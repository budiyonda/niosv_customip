==> flow/design.v <==
module seven_seg_controller #(
    parameter LSB_FIRST = 1'b0,        
    parameter SEG_FIRST  = 1'b1,       
    parameter BIT_REVERSE = 1'b0,      
    parameter LATCH_DELAY = 4'd4       
) (
    input clk,
    input reset,
    input avs_address,
    input avs_write,
    input [15:0] avs_writedata,
    output avs_waitrequest,
    output reg sr_data,    
    output reg sr_clk,
    output reg sr_latch
);
    assign avs_waitrequest = 0;   
    reg [15:0] display_data;   
    reg [7:0] seg_patterns [0:15];
    initial begin
        seg_patterns[0] = 8'b11000000;   
        seg_patterns[1] = 8'b11111001;   
        seg_patterns[2] = 8'b10100100;   
        seg_patterns[3] = 8'b10110000;   
        seg_patterns[4] = 8'b10011001;   
        seg_patterns[5] = 8'b10010010;   
        seg_patterns[6] = 8'b10000010;   
        seg_patterns[7] = 8'b11111000;   
        seg_patterns[8] = 8'b10000000;   
        seg_patterns[9] = 8'b10010000;   
        seg_patterns[10] = 8'b11111111;  
        seg_patterns[11] = 8'b11111111;  
        seg_patterns[12] = 8'b11111111;  
        seg_patterns[13] = 8'b11111111;  
        seg_patterns[14] = 8'b11111111;  
        seg_patterns[15] = 8'b11111111;  
    end
    reg [7:0] digit_select [0:3];
    initial begin
        digit_select[0] = 8'h08;   
        digit_select[1] = 8'h04;   
        digit_select[2] = 8'h02;   
        digit_select[3] = 8'h01;   
    end
    reg [1:0] digit_sel;
    reg [23:0] refresh_counter;  
    reg load_req;
    reg [15:0] shift_reg;
    reg [4:0] bit_idx;  
    reg [2:0] state;
    reg [7:0] segpat;
    reg [7:0] segpat_rev;
    reg [3:0] latch_cnt;
    reg [25:0] debug_cnt;
    localparam S_IDLE = 3'd0;
    localparam S_LOAD = 3'd1;
    localparam S_SHIFT_LOW = 3'd2;
    localparam S_SHIFT_HIGH = 3'd3;
    localparam S_LATCH_LOW = 3'd4;
    localparam S_LATCH_HIGH = 3'd5;
    reg [11:0] clk_div;
    wire shift_tick = (clk_div == 12'hFFF);
    function [7:0] rev8;
        input [7:0] in;
        integer i;
        begin
            for (i = 0; i < 8; i = i + 1) rev8[i] = in[7-i];
        end
    endfunction
    wire selected_bit = (LSB_FIRST) ? shift_reg[bit_idx] : shift_reg[15-bit_idx];
    always @(posedge clk or posedge reset) begin
        if (reset) begin
            clk_div <= 0;
            refresh_counter <= 0;
            digit_sel <= 0;
            load_req <= 1'b0;
            sr_data <= 1'b0;
            sr_clk <= 1'b0;
            sr_latch <= 1'b0;
            shift_reg <= 16'h0000;
            bit_idx <= 0;
            state <= S_IDLE;
            display_data <= 16'h0000;
            debug_cnt <= 0;
        end else begin
            debug_cnt <= debug_cnt + 1'b1;
            clk_div <= clk_div + 1;
            if (avs_write && avs_address == 0) begin
                display_data <= avs_writedata;
                load_req <= 1'b1;
            end
            if (display_data == 16'hFFFF) begin
                sr_data <= 1'b0;
                sr_clk <= 1'b0;
                sr_latch <= debug_cnt[23];
                state <= S_IDLE;
            end else begin
                refresh_counter <= refresh_counter + 1;
                if (refresh_counter == 24'h03FFFF || load_req) begin
                    refresh_counter <= 0;
                    digit_sel <= digit_sel + 1;
                    state <= S_LOAD;
                    load_req <= 1'b0;   
                end
                if (shift_tick) begin
                case (state)
                    S_IDLE: begin
                        sr_clk <= 1'b0;
                        sr_data <= 1'b0;
                        sr_latch <= 1'b0;
                    end
                    S_LOAD: begin
                        segpat = seg_patterns[ display_data[ (digit_sel*4) +: 4 ] ];
                        segpat_rev = (BIT_REVERSE) ? rev8(segpat) : segpat;
                        if (SEG_FIRST)
                            shift_reg <= { segpat_rev, digit_select[digit_sel] };
                        else
                            shift_reg <= { digit_select[digit_sel], segpat_rev };
                        bit_idx <= 5'd0;
                        sr_clk <= 1'b0;
                        sr_latch <= 1'b0;
                        latch_cnt <= LATCH_DELAY;
                        state <= S_SHIFT_LOW;
                    end
                    S_SHIFT_LOW: begin
                            sr_clk <= 1'b0;
                            sr_data <= selected_bit;
                            state <= S_SHIFT_HIGH;
                    end
                    S_SHIFT_HIGH: begin
                        sr_clk <= 1'b1;
                        if (bit_idx == 5'd15) begin
                            state <= S_LATCH_LOW;
                        end else begin
                            bit_idx <= bit_idx + 1;
                            state <= S_SHIFT_LOW;
                        end
                    end
                    S_LATCH_LOW: begin
                            sr_clk <= 1'b0;
                            sr_latch <= 1'b1;   
                            if (latch_cnt == 0) begin
                                state <= S_LATCH_HIGH;
                            end else begin
                                latch_cnt <= latch_cnt - 1'b1;
                                state <= S_LATCH_LOW;
                            end
                    end
                        S_LATCH_HIGH: begin
                            sr_latch <= 1'b0;   
                            state <= S_IDLE;
                    end
                    default: state <= S_IDLE;
                endcase
                end  
            end  
        end  
    end  
endmodule
; ---- Reports on seven_seg_controller
; The steps from the RTL of seven_seg_controller to its reports follow in flow order.
; Lines are those of the file above, counted from 1.
; Operators carry their Yosys type and port widths (W data, S select, Z words).
; Cell names lack the library's common part.
; The mark -- stands for no value.
[design]
top_module = seven_seg_controller
clock = clk
library = sky130hd
lib_corner = tt_025C_1v80

; ---- Word level
; Yosys after proc, flatten, opt, wreduce and memory -nomap, before mapping. Memory bits, and registers merged into a memory's read port (data or address), are not among the register bits. Print and check cells are not counted. Equal cells are merged and count once.
; Yosys's memory passes give these memory sizes; they may raise the number of words (mostly to a power of two), join words into wider ones and drop unused or constant bits.
[bits]
output_inout_bits = 4
register_bits = 112
clocked_rd_ports_x_width = 11
rom_bits = 128
n_memories = 2
in_bits = 20
[classes]
equal = 11
n_reduce_logical = 19
add_sub_neg = 7
bitwise = 3
muxes = 23
n_shift = 2
[memory_table]
columns = memory, words, width, rd, write_ports, line
row1 = seg_patterns, 16, 7, 1, 0, 19  ; reg [7:0] seg_patterns [0:15];
row2 = digit_select, 4, 4, 1, 0, 38  ; reg [7:0] digit_select [0:3];
[op_table]
columns = op, count
row1 = $add A26 B1 Y26 const B, 1
row2 = $add A24 B1 Y24 const B, 1
row3 = $eq A24 B18 Y1 const B, 1
row4 = $mux W24, 1
row5 = $eq A16 B16 Y1 const B, 1
row6 = $shiftx A16 B5 Y4, 1
row7 = $shiftx A16 B6 Y1, 1
row8 = $pmux W3 S5, 1
row9 = $add A12 B1 Y12 const B, 1
row10 = $eq A12 B12 Y1 const B, 1
row11 = $mux W3, 4
row12 = $pmux W5 S2, 1
row13 = $mux W1, 10
row14 = $reduce_bool A3 Y1, 3
row15 = $reduce_and A2 Y1, 4
row16 = $pmux W4 S2, 1
row17 = $reduce_bool A2 Y1, 3
row18 = $eq A3 B2 Y1 const B, 2
row19 = $eq A3 B3 Y1 const B, 2
row20 = $sub A4 B5 Y6 const A, 1
row21 = $pmux W1 S2, 3
row22 = $add A5 B1 Y5 const B, 1
row23 = $eq A5 B4 Y1 const B, 1
row24 = $reduce_and A5 Y1, 1
row25 = $mux W5, 1
row26 = $ne A2 B2 Y1 const B, 2
row27 = $sub A4 B1 Y4 const B, 1
row28 = $logic_not A4 Y1, 1
; Not listed: further kinds 11, cells in them 13.

; ---- Logic depth
; Longest topological path by Yosys (ltp), each cell counted once; first at word level (registers and memories cut), then after technology mapping (sequential cells cut; the memories' decode and read muxes count).
[depth]
ltp_word = 6
ABC_AREA = 0
mapped_depth = 7
mapped_depth_nobuf = 6

; ---- Netlist
; Yosys stat after the flow's synthesis: flattened, memories mapped to cells. It holds for the ABC_AREA given above (unset counts as 0); a run with the other value may have another netlist.
[by_type]
columns = type, count
row1 = dfrtp_1, 104
row2 = xnor2_1, 37
row3 = mux2_2, 20
row4 = ha_1, 14
row5 = nand3_1, 32
row6 = mux4_2, 7
row7 = nand2_1, 38
row8 = nor2_1, 35
row9 = xor2_1, 14
row10 = edfxtp_1, 4
row11 = nand4_1, 15
row12 = a21oi_1, 18
row13 = o21ai_0, 18
row14 = and3_1, 12
row15 = inv_1, 17
row16 = nor3_1, 10
row17 = clkbuf_1, 13
row18 = a22o_1, 5
; Not listed: further types 39, cells in them 75.
[synth_totals]
mapped_cells = 488
area_um2 = 5323.9
buf_cells = 23
flip_flops = 109

; ---- Worst setup path after synthesis
; Path of least setup slack by OpenSTA after synthesis, without wires, with an ideal clock, recovery checks aside; 20% of the period is set as input and as output delay. Where synthesis merged equal registers, the netlist keeps one of their names.
[synth_path]
path_type = flip-flop to flip-flop
from = register clk_div[0]
to = register latch_cnt[0]
required_ns = 2.020
delay_ns = 2.266
arrival_time_ns = 1.876
path_buffers = 0
setup_ns = 0.390
clock_period_ns = 2.41
launch_ns = 0.000
stages = 6
path_slack_ns = 0.143
period_less_setup_slack_ns = 2.267
; "delay_ns" = arrival - input delay + setup time.
; "stages": output pins that drive a net of the path, with the launching flip-flop's if there is one; two outputs of one cell count as two.
; "period_less_setup_slack_ns" = period - worst setup slack (recovery checks aside). The figure is calculated, with input and output delays left at 20% of the set period.
; Between the ends stands the longest chain of elaborated cells between them, by number of cells; it is not shown to be the way that was timed. Of several equally long chains one is given.
; A line is the first line of the expression or statement that the cell stems from. Yosys adds cells for indexed reads and writes and turns some case tables into memories.
[synth_via]
path_cell_list = dfrtp_1 ha_1 nand4_1 nor4_2 nand2_1 a2111oi_0
elab_chain_len = 2
cells_between = 2
classes_between = eq/ne: 1; reduce/logical: 1
[synth_lines]
columns = item, line
row1 = from (decl), 61  ; reg [11:0] clk_div;
row2 = from (assign), 73  ; clk_div <= 0;
row3 = from (assign), 87  ; clk_div <= clk_div + 1;
row4 = $eq A12 B12 Y1, 62  ; wire shift_tick = (clk_div == 12'hFFF);
row5 = $reduce_and A5 Y1, --
row6 = to (assign), 122  ; latch_cnt <= LATCH_DELAY;
row7 = to (assign), 145  ; latch_cnt <= latch_cnt - 1'b1;
row8 = to (decl), 53  ; reg [3:0] latch_cnt;

; ---- Path in the finished layout
; From the final timing report of run 1: the path of least setup slack in the routed layout; clock arrival at registers is part of the times.
[layout_path]
path_type = flip-flop to flip-flop
from = register display_data[6]
to = register shift_reg[0]
launch_ns = 0.34
required_ns = 3.06
clock_period_ns = 2.82
path_buffers = 1
setup_ns = 0.11
path_slack_ns = 0.83
arrival_time_ns = 2.23
stages = 6
; Between the ends stands the longest chain of elaborated cells between them, by number of cells; it is not shown to be the way that was timed. Of several equally long chains one is given.
[layout_via]
path_cell_list = dfrtp_1 nand4_1 or4_4 nand3_4 buf_4 mux2_2
elab_chain_len = 3
cells_between = 3
classes_between = eq/ne: 1; logic: 1; reduce/logical: 1
[layout_lines]
columns = item, line
row1 = from (decl), 18  ; reg [15:0] display_data;
row2 = from (assign), 83  ; display_data <= 16'h0000;
row3 = from (assign), 89  ; display_data <= avs_writedata;
row4 = $eq A16 B16 Y1, 92  ; if (display_data == 16'hFFFF) begin
row5 = $not A1 Y1, --
row6 = $reduce_and A3 Y1, --
row7 = to (decl), 48  ; reg [15:0] shift_reg;

; Top module seven_seg_controller; platform sky130hd; tools Yosys and OpenROAD; 2 stored runs in no particular order. Input and output delays are each 20% of the period that was set; the output load is 0.01 pF.
; "achieved_clock_period_ns" is the run's clock period less its worst setup slack. It is reckoned from that one timing run; input and output delays stay at 20% of the period that was set.
; "timing.worst_path_ns" = time allowed to the worst setup path (clock period - input delay - output delay, where it has them) - its slack; a late launch clock adds to it, a late capture clock takes from it.
; "power.total_mw" rests on the timing tool's default activity at the inputs, not on a simulated workload.

[run 1: settings]
period_ns = 2.82
CORE_UTILIZATION = 56
SETUP_SLACK_MARGIN = 0.75
PLACE_DENSITY = 0.76
CORE_ASPECT_RATIO = 1.64
CELL_PAD_IN_SITES_GLOBAL_PLACEMENT = 0
CELL_PAD_IN_SITES_DETAIL_PLACEMENT = 0
ABC_AREA = 0
GPL_ROUTABILITY_DRIVEN = 0
CAP_MARGIN = 15
MIN_ROUTING_LAYER = met1
CORE_MARGIN = 2
SLEW_MARGIN = 20
[run 1: results]
achieved_clock_period_ns = 1.991
synth_area_um2 = 5323.9
worst_hold_slack_ns = 0.468
setup_tns_ns = 0.000
utilization_pct = 66.8
power.total_mw = 3.726
post_route_stdcell_area_um2 = 6170.9
die_footprint_um2 = 10326.6
ws_setup_ns = 0.829
timing.worst_path_ns = 1.99
critical_path_kind = flip-flop to flip-flop

[run 2: settings]
period_ns = 1.59
CORE_UTILIZATION = 71
SETUP_SLACK_MARGIN = 0.29
PLACE_DENSITY_LB_ADDON = 0.23
CELL_PAD_IN_SITES_DETAIL_PLACEMENT = 2
TNS_END_PERCENT = 30
ABC_AREA = 0
GPL_TIMING_DRIVEN = 0
GPL_ROUTABILITY_DRIVEN = 1
CAP_MARGIN = 15
MIN_ROUTING_LAYER = met2
CORE_MARGIN = 2
SLEW_MARGIN = 20
[run 2: results]
outcome = stopped before the end: placement reported DPL-0033
